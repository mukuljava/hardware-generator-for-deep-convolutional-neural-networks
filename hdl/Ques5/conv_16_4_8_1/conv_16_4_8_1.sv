==> flow/design.v <==
module conv_16_4_8_1(clk, reset, s_data_in_x, s_valid_x, s_ready_x, m_data_out_y, m_valid_y, m_ready_y);
    parameter                      T = 8, X_COUNT = 16, F_COUNT = 4, ADDR_X = $clog2(X_COUNT), ADDR_F = $clog2(F_COUNT);
    input                          clk, reset, s_valid_x, m_ready_y;
    input signed [T-1:0]           s_data_in_x;
    output logic                   s_ready_x, m_valid_y;
    output logic signed [T-1:0]    m_data_out_y;
    logic [ADDR_X-1:0]             addr_x1;
    logic [ADDR_F-1:0]             addr_f;
    logic                          wr_en_x, clear_acc, en_acc, op_done;
    datapath1 d(.clk(clk), .reset(reset), .s_data_in_x(s_data_in_x), .wr_en_x(wr_en_x), .clear_acc(clear_acc), .en_acc(en_acc),
               .m_data_out_y(m_data_out_y), .m_valid_y(m_valid_y), .m_ready_y(m_ready_y), .op_done(op_done), .addr_f(addr_f),
               .addr_x1(addr_x1));
    ctrlpath1 c(.clk(clk), .reset(reset), .s_valid_x(s_valid_x), .m_ready_y(m_ready_y), .wr_en_x(wr_en_x), .clear_acc(clear_acc),
               .en_acc(en_acc), .s_ready_x(s_ready_x), .m_valid_y(m_valid_y), .op_done(op_done), .addr_f(addr_f),
               .addr_x1(addr_x1));
endmodule
module datapath1 (clk, reset, s_data_in_x, wr_en_x, clear_acc, en_acc, m_data_out_y, m_valid_y, m_ready_y, op_done, addr_f,
                 addr_x1);
    parameter                      T = 8, P = 1, X_COUNT = 16, F_COUNT = 4, ADDR_X = $clog2(X_COUNT), ADDR_F = $clog2(F_COUNT);
    input                          clk, reset, wr_en_x, clear_acc, en_acc;
    input signed [T-1:0]           s_data_in_x;
    input [ADDR_X-1:0]             addr_x1;
    input [ADDR_F-1:0]             addr_f;
    logic signed [T-1:0]           m_data_out_y1;
    logic signed [T-1:0]           s_data_out_f, s_data_out_x1;
    output logic signed [T-1:0]    m_data_out_y;
    input logic                    m_valid_y, m_ready_y;
    logic [P:0]                    counter2;
    output logic                   op_done;
    conv_16_4_8_1_f_rom rom(.clk(clk), .addr(addr_f), .z(s_data_out_f));
    memory1 #(T, X_COUNT, ADDR_X) x_mem1(.clk(clk), .data_in(s_data_in_x), .data_out(s_data_out_x1), .addr(addr_x1), .wr_en(wr_en_x));
    mac1 m1 (.clk(clk), .en_acc(en_acc), .reset(reset), .clear_acc(clear_acc), .inx(s_data_out_x1), .inf(s_data_out_f), .out(m_data_out_y1),
        	.m_valid_y(m_valid_y));
    always_comb begin
        if((m_valid_y == 1) & (m_ready_y == 1)) begin
            if(counter2 == 0) begin
                m_data_out_y = m_data_out_y1;
            end
            else begin
                m_data_out_y = 0;
            end
        end
        else begin
            m_data_out_y = 0;
        end
    end
    assign op_done = (m_valid_y == 1) & (m_ready_y == 1) & (counter2 == P-1); 
    always_ff @(posedge clk) begin
        if (reset == 1) begin
            counter2 <= 0;
        end
        if((m_valid_y == 1) & (m_ready_y == 1)) begin
            counter2 <= counter2 + 1;
        end
        else if((m_valid_y == 0) & (m_ready_y == 1)) begin
            counter2 <= 0;
        end
        else if((m_valid_y == 0) & (m_ready_y == 0)) begin
            counter2 <= 0;
        end
    end
endmodule
module ctrlpath1 (clk, reset, s_valid_x, m_ready_y, wr_en_x, clear_acc, en_acc, s_ready_x, m_valid_y, op_done, addr_f,
                 addr_x1);
    parameter                      T = 8, P = 1, X_COUNT = 16, F_COUNT = 4, ADDR_X = $clog2(X_COUNT), ADDR_F = $clog2(F_COUNT),
	                               OP_COUNT = X_COUNT-F_COUNT+1, COUNTER_V = $clog2(OP_COUNT);
    input logic                    clk, reset, s_valid_x, m_ready_y;
    output logic                   s_ready_x, m_valid_y;
    output logic [ADDR_X-1:0]             addr_x1;
    output logic [ADDR_F-1:0]      addr_f;
    output logic                   wr_en_x, clear_acc, en_acc;
    logic                          wr_done_x, loaded_x; 
    logic [COUNTER_V + 1:0]        counter;
    logic [ADDR_F:0]               counter1;
    input logic                    op_done;
    always_ff @(posedge clk) begin
        if (reset == 1) begin
            s_ready_x <= 1;
            addr_x1<= 0;
            addr_f <= 0;
            counter1 <= 0;
            en_acc <= 0;
            counter <= P;
            wr_done_x <= 0;
            m_valid_y <= 0;
        end
        if (wr_en_x == 1) begin
            addr_x1 <= addr_x1 + 1;
        end
        if (loaded_x == 1) begin
            addr_x1 <= 0;
            addr_f <= 0;
            counter1 <= 0;
            s_ready_x <= 0;
        end
        if ((s_ready_x == 0) & (m_valid_y == 0)) begin
            if (counter < OP_COUNT+1) begin
                if (counter1 == 1) begin
                    en_acc <= 1;
                end
                else if (counter1 == F_COUNT+1) begin
                    en_acc <= 0;
                end
                if (counter1 < F_COUNT+1) begin
                    addr_x1 <= addr_x1 + 1;
                    addr_f <=  addr_f + 1;
                    counter1 <= counter1 + 1;
                end
                else begin
                    m_valid_y <= 1;
                    counter <= counter + P;
                    addr_x1 <= counter + 0;
                    addr_f <= 0;
                    counter1 <= 0;
                end
            end
            else begin
                addr_x1<= 0;
                addr_f <= 0;
                counter1 <= 0;
                s_ready_x <= 1;
                counter <= P;
            end
        end
        if (clear_acc == 1) begin
            m_valid_y <= 0;
        end
    end
    assign wr_en_x = (s_ready_x == 1) & (s_valid_x == 1);
    assign loaded_x = (addr_x1 == X_COUNT-1) & (wr_en_x == 1);
    assign clear_acc = (m_valid_y == 1) & (m_ready_y == 1) & (op_done == 1);
endmodule
module mac1(clk, en_acc, reset, clear_acc, inx, inf, out, m_valid_y);
    parameter                    T = 8, MAX_VAL = ((1<<(T-1))-1), MIN_VAL = (-1*(1<<(T-1)));
    input                        clk, clear_acc, reset;
    input signed [T-1:0]         inx, inf;
    output logic signed[T-1:0]   out;
    logic signed[T:0]            out_temp;
    logic signed[T-1:0]          mul;
    logic signed[2*T-1:0]        mul_temp;
    input                        en_acc;
    input logic                  m_valid_y;
    always_ff @(posedge clk)
    begin
        mul_temp <= inx * inf;
    end
    always_ff @(posedge clk) begin
        if (reset == 1) begin
           out_temp <= 0;
        end
        else if (clear_acc == 1) begin
           out_temp <= 0;
        end
         else if(en_acc == 1) begin
           out_temp <= mul + out;
        end
    end
    always_comb begin
        if(mul_temp>MAX_VAL) begin
            mul = MAX_VAL;
        end
        else if(mul_temp<MIN_VAL) begin
            mul = MIN_VAL;
        end
        else begin
            mul = mul_temp;
        end
        if(m_valid_y == 1) begin
            if(out_temp < 0) begin
                out = 0;
            end
            else if(out_temp>MAX_VAL) begin
                out = MAX_VAL;
            end
            else begin
                out = out_temp;
            end
        end
        else if(out_temp>MAX_VAL) begin
            out = MAX_VAL;
        end
        else if(out_temp<MIN_VAL)begin 
            out = MIN_VAL;
        end
        else begin
            out = out_temp;
        end
    end
endmodule
module memory1(clk, data_in, data_out, addr, wr_en);
    parameter                   WIDTH=16, SIZE=64, LOGSIZE=6;
    input [WIDTH-1:0]           data_in;
    output logic [WIDTH-1:0]    data_out;
    input [LOGSIZE-1:0]         addr;
    input                       clk, wr_en;
    logic [SIZE-1:0][WIDTH-1:0] mem;
    always_ff @(posedge clk) begin
        data_out <= mem[addr];
        if (wr_en)
            mem[addr] <= data_in;
    end
endmodule
module conv_16_4_8_1_f_rom(clk, addr, z);
   input clk;
   input [1:0] addr;
   output logic signed [7:0] z;
   always_ff @(posedge clk) begin
      case(addr)
        0: z <= -8'd10;
        1: z <= -8'd11;
        2: z <= 8'd3;
        3: z <= -8'd14;
      endcase
   end
endmodule
# Step by step through the tools: conv_16_4_8_1
# What the tools print for conv_16_4_8_1, step after step.
# Line numbers count from 1 in the design file above.
# Cell names lack the library's common part.
design:
  top: "conv_16_4_8_1"
  clk_port: "clk"
  cell_library: "sky130hd"
  pvt_corner: "tt_025C_1v80"

# After elaboration
# Yosys after proc, flatten, opt, wreduce and memory -nomap, before mapping. Memory bits, and registers merged into a memory's read port (data or address), are not among the register bits. Print and check cells are not counted. Equal cells are merged and count once.
classes:
  logic: 14
  shift: 3
  cmp: 7
  reduce_logical: 6
  n_mux: 46
  multipliers: 1
  eq_ne: 6
  n_div: 0
  n_addsub: 7
op_table:
  columns: ["operator", "count"]
  rows:
  - ["128-bit bitwise AND", 1]
  - ["128-bit OR", 1]
  - ["128-bit by 8-bit indexed select with 8-bit output", 1]
  - ["128-bit inverter", 1]
  - ["8-bit by 33-bit variable shift with 128-bit output", 1]
  - ["8-bit by 33-bit variable shift with 128-bit output with constant A", 1]
  - ["8-bit by 8-bit multiplier with 16-bit output", 1]
  - ["8-bit 2-to-1 mux", 9]
  - ["7-bit negator with 33-bit output", 1]
  - ["8-bit case mux with 4-bit select", 1]
  - ["6-bit 2-to-1 mux", 4]
  - ["4-bit 2-to-1 mux", 6]
  - ["16-bit by 8-bit greater-than comparator with 1-bit output with constant B", 1]
  - ["16-bit by 8-bit less-than comparator with 1-bit output with constant B", 1]
  - ["2-bit 2-to-1 mux", 8]
  - ["3-bit 2-to-1 mux", 5]
  - ["1-bit 2-to-1 mux", 13]
  - ["8-bit by 8-bit adder with 9-bit output", 1]
  - ["9-bit by 1-bit less-than comparator with 1-bit output with constant B", 1]
  - ["9-bit by 8-bit greater-than comparator with 1-bit output with constant B", 1]
  - ["9-bit by 8-bit less-than comparator with 1-bit output with constant B", 1]
  - ["1-bit bitwise AND", 8]
  - ["4-bit nonzero test", 2]
  - ["6-bit by 1-bit adder with 6-bit output with constant B", 1]
  - ["6-bit by 4-bit less-than comparator with 1-bit output with constant B", 1]
  - ["2-bit by 1-bit adder with 2-bit output with constant B", 2]
  - ["2-bit == test with constant B", 2]
  - ["2-bit logical NOT", 2]
# Other operator kinds: 10; their cells: 12.
word_totals:
  rom_bits: 0
  mem_bits_rw: 0
  word_cells: 103
  latchBits: 0
  mem_count: 0
  reg_bits: 189
  clocked_rd_ports_x_width: 0
  out_inout_bits: 10

# Longest topological paths
# Yosys ltp: most cells in a row. Word level: on the elaborated netlist, between registers, memories and ports. Mapped: between sequential cells and ports; inverters and the memories' decode and read muxes count.
logic_depth:
  word_depth: 6
  ABC_AREA: 0
  mapped_depth: 17

# Netlist
# The flow's flattened synthesis, as Yosys stat reports it; memories are mapped. The netlist is that of the ABC_AREA named above (0 if unset); the other value can give another one.
# Totals and module areas in this step are rounded.
by_type:
  columns: ["cell_type", "count"]
  rows:
  - ["edfxtp_1", 139]
  - ["mux2_2", 119]
  - ["dfxtp_1", 46]
  - ["fa_1", 44]
  - ["mux4_2", 32]
  - ["ha_1", 55]
  - ["inv_1", 102]
  - ["nand2_1", 71]
  - ["and2_1", 31]
  - ["xnor2_1", 16]
  - ["o21ai_0", 24]
  - ["nor2_1", 25]
  - ["nor2b_1", 15]
  - ["a21o_1", 11]
  - ["clkbuf_1", 19]
  - ["and3_1", 11]
  - ["nand2b_1", 11]
  - ["o21a_1", 9]
# Not listed: further types 51, cells in them 130.
synth_totals:
  mapped_cells: 910
  synth_area_um2: 11310
  ff_cells: 185
  seq_area_um2: 5095
# By module: a second synthesis without flattening, with its own total; a netlist apart from the flattened one above.
unflattened:
  hier_cells: 951
  hier_area_um2: 11850
# Each row is one instance without its submodules.
modules:
  columns: ["module", "seq_area_um2", "n_inst", "area_um2", "n_cells"]
  rows:
  - ["memory1", 4004, 1, 6849, 417]
  - ["mac1", 500.5, 1, 3716, 413]
  - ["ctrlpath1", 450.4, 1, 893.4, 84]
  - ["datapath1", 60.1, 1, 203.9, 19]
  - ["conv_16_4_8_1_f_rom", 80.1, 1, 185.2, 18]
  - ["conv_16_4_8_1", 0.0, 1, 0.0, 0]

# Timing after synthesis
# Source: OpenSTA report_checks on the synthesized netlist (no wires, ideal clock, input and output delay 20% of the period each), path of least setup slack; recovery checks are left aside. Register names are those of the netlist, which keeps one name where synthesis merged equal registers.
synth_path:
  kind: "in2reg"
  start: "input port s_valid_x"
  end: "register c.addr_f[0]"
  t_required_ns: 15.471
  delay_ns: 5.422
  setup_slack_ns: 7.218
  t_first_pin_ns: 3.160
  driving_pins: 3
  t_arrival_ns: 8.253
  n_path_buf: 0
  period_ns: 15.8
  period_less_setup_slack_ns: 8.582
# "delay_ns" = arrival - input delay + setup time.
# "driving_pins": output pins that drive a net of the path, with the launching flip-flop's if there is one; two outputs of one cell count as two.
# "period_less_setup_slack_ns" is the clock period less the worst setup slack; recovery checks do not enter. This is arithmetic on one report: input and output delays are still those of the set period (20% each).
# The rows between start and end are the longest chain of elaborated cells between them; the timing report does not say that the signal goes this way. Where chains are equally long, one stands for them.
# A line is the first line of the expression or statement that the cell stems from. Yosys adds cells for indexed reads and writes and turns some case tables into memories.
# At most two assigning lines are given for a register; there are more.
# Only ways into the end's enable, where the timed path ends, are counted here.
synth_between:
  cell_sequence: "and2_0 nand4_1 nand2_1"
  elab_chain_cells: 3
  cells_between: 3
  cone_lines: 2
synth_rtl:
  columns: ["item", "line_no", "text"]
  rows:
  - ["start: declaration", 3, "input                          clk, reset, s_valid_x, m_ready_y;"]
  - ["1-bit bitwise AND", 129, "assign wr_en_x = (s_ready_x == 1) & (s_valid_x == 1);"]
  - ["1-bit bitwise AND", 130, "assign loaded_x = (addr_x1 == X_COUNT-1) & (wr_en_x == 1);"]
  - ["3-bit nonzero test", null, null]
  - ["end: assignment", 106, "addr_f <=  addr_f + 1;"]
  - ["end: assignment", 119, "addr_f <= 0;"]
  - ["end: declaration", 70, "output logic [ADDR_F-1:0]      addr_f;"]

# Path in the finished layout
# Path of least setup slack in the final report of stored run 1 (OpenROAD, finished layout, wires in). Where an end is a register, its clock arrival counts in the times.
layout_path:
  kind: "in2out"
  start: "input port m_ready_y"
  end: "output port m_data_out_y[2]"
  period_ns: 9.97
  t_required_ns: 7.98
  t_first_pin_ns: 1.99
  n_path_buf: 2
  setup_slack_ns: 4.28
  out_delay_ns: 1.99
  t_arrival_ns: 3.69
  driving_pins: 4
# The rows between start and end are the longest chain of elaborated cells between them; the timing report does not say that the signal goes this way. Where chains are equally long, one stands for them.
layout_between:
  cell_sequence: "clkdlybuf4s50_1 nand3_1 nor2b_1 clkdlybuf4s50_1"
  elab_chain_cells: 2
  cells_between: 2
layout_rtl:
  columns: ["item", "line_no", "text"]
  rows:
  - ["start: declaration", 3, "input                          clk, reset, s_valid_x, m_ready_y;"]
  - ["1-bit bitwise AND", 35, "if((m_valid_y == 1) & (m_ready_y == 1)) begin"]
  - ["8-bit 2-to-1 mux", 35, null]
  - ["end: declaration", 6, "output logic signed [T-1:0]    m_data_out_y;"]

Subject: conv_16_4_8_1 on sky130hd, stored results

Hello all,

Record of 2 stored runs of the RTL-to-layout flow on conv_16_4_8_1, platform sky130hd. The runs are unordered. Constraints: input delay and output delay 20% of the set period each, output load 0.01 pF.
"achieved_period_ns" is the run's clock period less its worst setup slack. It is reckoned from that one timing run; input and output delays stay at 20% of the period that was set.
By "critical_path_time_ns" is meant the share of the clock period that the worst setup path is allowed (20% is reserved at inputs, 20% at outputs), minus its slack. Clock arrival times at its registers enter into it.
"fin_power_mw": no workload was simulated; the value follows from the tool's default switching activity.
The measured numbers are rounded.

--- stored run 1 ---
==> flow/run.sh <==
#!/bin/bash
# the make line also repeats the synthesis and layout settings of config.mk as NAME=value (left out here)
make -C /OpenROAD-flow-scripts/flow DESIGN_CONFIG=/design/flow/config.mk WORK_HOME=/design/flow/orfs CLKGATE_MAP_FILE= finish
==> flow/config.mk <==
export PLATFORM = sky130hd
export DESIGN_NAME = conv_16_4_8_1
export DESIGN_NICKNAME = conv_16_4_8_1
export VERILOG_FILES = /design/flow/design.v
export SDC_FILE = /design/flow/constraint.sdc
export NUM_CORES = 4
export LEC_CHECK = 0
export CAP_MARGIN = 20
export CELL_PAD_IN_SITES_DETAIL_PLACEMENT = 2
export CELL_PAD_IN_SITES_GLOBAL_PLACEMENT = 3
export CORE_MARGIN = 2
export CORE_UTILIZATION = 47
export CTS_CLUSTER_SIZE = 75
export PLACE_DENSITY = 0.55
export SETUP_SLACK_MARGIN = 0.71
export SLEW_MARGIN = 20
export TNS_END_PERCENT = 10
==> flow/constraint.sdc <==
create_clock -name core_clock -period 9.97 [get_ports {clk}]
set_input_delay 1.9940 -clock core_clock [delete_from_list [all_inputs] [get_ports {clk}]]
set_output_delay 1.9940 -clock core_clock [all_outputs]
set_load 0.01 [all_outputs]

==> results, as YAML <==
results:
  fin_power_mw: 4.520
  final_cell_area_um2: 12420
  critical_path_time_ns: 1.70
  worstPathKind: "in2out"
  achieved_period_ns: 5.686
  timing.hold.ws_ns: 0.495
  post_synth_area_um2: 11310
  die_area_um2: 25330
  fin_tns_ns: 0.000
  worstSetupSlack_ns: 4.284
  finish.utilization_pct: 52.8

--- stored run 2 ---
==> flow/run.sh <==
#!/bin/bash
# the make line also repeats the synthesis and layout settings of config.mk as NAME=value (left out here)
make -C /OpenROAD-flow-scripts/flow DESIGN_CONFIG=/design/flow/config.mk WORK_HOME=/design/flow/orfs CLKGATE_MAP_FILE= finish
==> flow/config.mk <==
export PLATFORM = sky130hd
export DESIGN_NAME = conv_16_4_8_1
export DESIGN_NICKNAME = conv_16_4_8_1
export VERILOG_FILES = /design/flow/design.v
export SDC_FILE = /design/flow/constraint.sdc
export NUM_CORES = 4
export LEC_CHECK = 0
export CAP_MARGIN = 40
export CORE_MARGIN = 9
export CORE_UTILIZATION = 21
export CTS_CLUSTER_DIAMETER = 198
export CTS_CLUSTER_SIZE = 77
export GPL_ROUTABILITY_DRIVEN = 1
export HOLD_SLACK_MARGIN = 0.24
export MAX_ROUTING_LAYER = met4
export PLACE_DENSITY_LB_ADDON = 0.03
export SETUP_SLACK_MARGIN = 1.62
export SLEW_MARGIN = 20
==> flow/constraint.sdc <==
create_clock -name core_clock -period 7.3 [get_ports {clk}]
set_input_delay 1.4600 -clock core_clock [delete_from_list [all_inputs] [get_ports {clk}]]
set_output_delay 1.4600 -clock core_clock [all_outputs]
set_load 0.01 [all_outputs]

==> results, as YAML <==
results:
  fin_power_mw: 6.099
  final_cell_area_um2: 12910
  critical_path_time_ns: 1.66
  worstPathKind: "in2out"
  achieved_period_ns: 4.582
  timing.hold.ws_ns: 0.487
  post_synth_area_um2: 11310
  die_area_um2: 62550
  fin_tns_ns: 0.000
  worstSetupSlack_ns: 2.718
  finish.utilization_pct: 24.4

Thanks
